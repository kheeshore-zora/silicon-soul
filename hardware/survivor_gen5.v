==> flow/design.v <==
module plastic_neuron (
    input wire clk,
    input wire rst,
    input wire [15:0] input_signal,       
    input wire [15:0] feedback_error,     
    input wire enable_learning,           
    output reg [31:0] output_signal       
);
    reg signed [15:0] weight;
    parameter LEARNING_RATE = 16'd20; 
    always @(posedge clk or posedge rst) begin
        if (rst) begin
            weight <= 16'd1058;  
            output_signal <= 0;
        end else begin
            output_signal <= $signed(input_signal) * $signed(weight);
            if (enable_learning) begin
                if (input_signal > 0 && feedback_error > 0) begin
                    weight <= weight + LEARNING_RATE;
                end else if (input_signal > 0 && feedback_error < 0) begin
                    weight <= weight - LEARNING_RATE;
                end
            end
        end
    end
endmodule
# Tool chain data of plastic_neuron
# What the tools print for plastic_neuron, step after step.
# Line numbers count from 1 in the design file above.
# Library cell names are shortened.
# The mark - stands for no value.
[design]
top = "plastic_neuron"
clock = "clk"
cell_library = "sky130hd"
pvt_corner = "tt_025C_1v80"

# After elaboration
# Yosys after proc, flatten, opt, wreduce and memory -nomap, before mapping. Memory bits, and registers merged into a memory's read port (data or address), are not among the register bits. Print and check cells are not counted. Equal cells are merged and count once.
[bits]
reg_bits = 48
clocked_rd_ports_x_width = 0
output_inout_bits = 32
inputBits = 35
latch_bits = 0
romBits = 0
mem_bits_rw = 0
n_memories = 0
[classes]
n_eq = 0
n_addsub = 2
n_shift = 0
reduce_and_logical = 4
n_mux = 2
multipliers = 1
cmp = 3
bitwise = 0
div = 0
[ops]
columns = ["operator", "n"]
rows = [
  ["16-bit by 16-bit multiplier with 32-bit output", 1],
  ["16-bit by 1-bit > comparator with 1-bit output with constant B", 2],
  ["16-bit 2-to-1 mux", 2],
  ["16-bit by 1-bit less-than comparator with 1-bit output with constant B", 1],
  ["16-bit by 5-bit adder with 16-bit output with constant B", 1],
  ["16-bit by 5-bit subtractor with 16-bit output with constant B", 1],
  ["1-bit logical AND", 2],
  ["2-bit AND reduction", 1],
  ["2-bit nonzero test", 1],
]

# Logic depth
# Longest topological path by Yosys (ltp), each cell counted once; first at word level (registers and memories cut), then after technology mapping (sequential cells cut; the memories' decode and read muxes count).
[logic_depth]
word_depth = 4
ABC_AREA = 0
mapped_depth = 24
depth_no_buf = 22

# Synthesis result
# Source: synth_stat.txt of the flow (Yosys; design flattened, memories mapped). It holds for the ABC_AREA given above (unset counts as 0); a run with the other value may have another netlist.
# The area totals of this step are shown rounded.
[mapped]
synth_area_um2 = 10540
cell_count = 1125
flip_flops = 45
[types]
columns = ["type", "n", "area_total_um2"]
rows = [
  ["fa_1", 235, 4.7E+03],
  ["inv_1", 303, 1.14E+03],
  ["dfrtp_1", 43, 1.08E+03],
  ["ha_1", 86, 1.08E+03],
  ["and2_1", 96, 600.576],
  ["nand2_1", 122, 457.939],
  ["xnor2_1", 36, 315.302],
  ["clkbuf_1", 38, 142.637],
  ["nor2_1", 37, 138.883],
  ["a21oi_1", 18, 90.086],
  ["xor2_1", 8, 70.067],
  ["a21o_1", 8, 60.058],
  ["o21ai_0", 12, 60.058],
  ["nor4_1", 9, 56.304],
  ["dfstp_2", 2, 52.55],
  ["nor3_1", 9, 45.043],
  ["nand2b_1", 7, 43.792],
  ["nand3_1", 8, 40.038],
]
# Other cell types: 35; their cells: 48.

# Timing after synthesis
# OpenSTA on the mapped netlist: ideal clock, no wires. The path of least setup slack (recovery checks aside). Input and output delay are each 20% of the period. Register names are those of the netlist, which keeps one name where synthesis merged equal registers.
[synth_timing]
path_type = "in2reg"
startpoint = "input port input_signal[8]"
endpoint = "register output_signal[20]"
t_first_pin_ps = 2020
setup_time_ps = 87
t_arrival_ps = 7324
stages = 23
period_ps = 10100
setup_slack_ps = 2689
required_ps = 10013
input_delay_ps = 2020
path_delay_ps = 5391
period_less_setup_slack_ps = 7411
# "path_delay_ps" is the arrival time less input delay plus setup time.
# "stages": output pins that drive a net of the path, with the launching flip-flop's if there is one; two outputs of one cell count as two.
# "period_less_setup_slack_ps" is the clock period less the worst setup slack; recovery checks do not enter. This is arithmetic on one report: input and output delays are still those of the set period (20% each).
# Between the ends stands the longest chain of elaborated cells between them, by number of cells; it is not shown to be the way that was timed. Of several equally long chains one is given.
# Each line given opens the expression or statement behind the cell; cells for indexed reads and writes are added by Yosys, which also makes memories of some case tables.
[synth_between]
cell_sequence = "clkbuf_1 > and2_1 > fa_1 > inv_1 > fa_1 > inv_1 > fa_1 > inv_1 > fa_1 > inv_1 > fa_1 > inv_1 > fa_1 > inv_1 > ha_1 > o21ai_0 > o21ai_1 > o21a_1 > o211a_1 > or2_4 > a21oi_4 > or4b_1 > o211ai_1"
elab_chain_len = 1
cells_between = 1
cone_lines = 1
[synth_rtl]
columns = ["element", "line", "source"]
rows = [
  ["from (decl)", 4, "input wire [15:0] input_signal,"],
  ["16-bit by 16-bit multiplier with 32-bit output", 16, "output_signal <= $signed(input_signal) * $signed(weight);"],
  ["to (assign)", 14, "output_signal <= 0;"],
  ["to (assign)", 16, ""],
  ["to (decl)", 7, "output reg [31:0] output_signal"],
]

# Timing after layout
# Path of least setup slack in the final report of flow run 1 (OpenROAD, finished layout, wires in). Where an end is a register, its clock arrival counts in the times.
# The path's times are printed in steps of 10 ps; the period is the one set.
[layout_timing]
path_type = "in2reg"
startpoint = "input port input_signal[14]"
endpoint = "register output_signal[31]"
input_delay_ps = 1790
t_arrival_ps = 7060
stages = 20
required_ps = 9150
period_ps = 8970
setup_slack_ps = 2090
setup_time_ps = 120
t_first_pin_ps = 1790
# Between the ends stands the longest chain of elaborated cells between them, by number of cells; it is not shown to be the way that was timed. Of several equally long chains one is given.
[layout_between]
cell_sequence = "buf_4 > buf_4 > and2_1 > fa_1 > inv_1 > fa_1 > fa_1 > fa_1 > fa_1 > fa_1 > inv_1 > ha_2 > a21oi_2 > o21bai_1 > a21oi_1 > nor2_1 > a21oi_2 > o31ai_4 > o41ai_2 > xnor2_1"
elab_chain_len = 1
cells_between = 1
cone_lines = 1
[layout_rtl]
columns = ["element", "line", "source"]
rows = [
  ["from (decl)", 4, "input wire [15:0] input_signal,"],
  ["16-bit by 16-bit multiplier with 32-bit output", 16, "output_signal <= $signed(input_signal) * $signed(weight);"],
  ["to (assign)", 14, "output_signal <= 0;"],
  ["to (assign)", 16, ""],
  ["to (decl)", 7, "output reg [31:0] output_signal"],
]

# 2 stored runs of plastic_neuron in the flow (synthesis by Yosys, layout by OpenROAD, sky130hd cells), in arbitrary order. Constraints: input delay and output delay 20% of the set period each, output load 0.01 pF.
# "achievedPeriod_ps" is the run's clock period less its worst setup slack. It is reckoned from that one timing run; input and output delays stay at 20% of the period that was set.
# "worstPathTime_ps" means the part of the period allowed to the worst setup path (the constraints hold back 20% at inputs and 20% at outputs) less its slack; where the path has registers, the arrival times of their clocks count too.
# "worstPathTime_ps" is known to 10 ps.
# The measured numbers are rounded.

[[run]]
name = "flow run 1"
[run.settings]
period_ns = 8.97
CORE_UTILIZATION = 16
SETUP_SLACK_MARGIN = 2.32
TNS_END_PERCENT = 65
GPL_ROUTABILITY_DRIVEN = 1
CTS_CLUSTER_DIAMETER = 174
MIN_ROUTING_LAYER = "met2"
CAP_MARGIN = 20
CORE_MARGIN = 2
SLEW_MARGIN = 20
[run.results]
worstPathTime_ps = 5090
timing.worst_path_kind = "in2reg"
yosys_chip_area_um2 = 10540
setup_tns_ps = 0
design.die.area_um2 = 67940
finalUtil_frac = 0.198
worst_setup_slack_ps = 2087
achievedPeriod_ps = 6883
cell_area_final_um2 = 12960
hold_ws_ps = 766

[[run]]
name = "flow run 2"
[run.settings]
period_ns = 4.77
CORE_UTILIZATION = 65
SETUP_SLACK_MARGIN = 1.08
PLACE_DENSITY = 0.55
HOLD_SLACK_MARGIN = 0.01
CELL_PAD_IN_SITES_GLOBAL_PLACEMENT = 3
TNS_END_PERCENT = 75
ABC_AREA = 0
GPL_TIMING_DRIVEN = 0
CTS_CLUSTER_DIAMETER = 300
CAP_MARGIN = 20
CORE_MARGIN = 2
SLEW_MARGIN = 20
[run.results]
outcome = "unfinished; error GPL-0301 in placement"
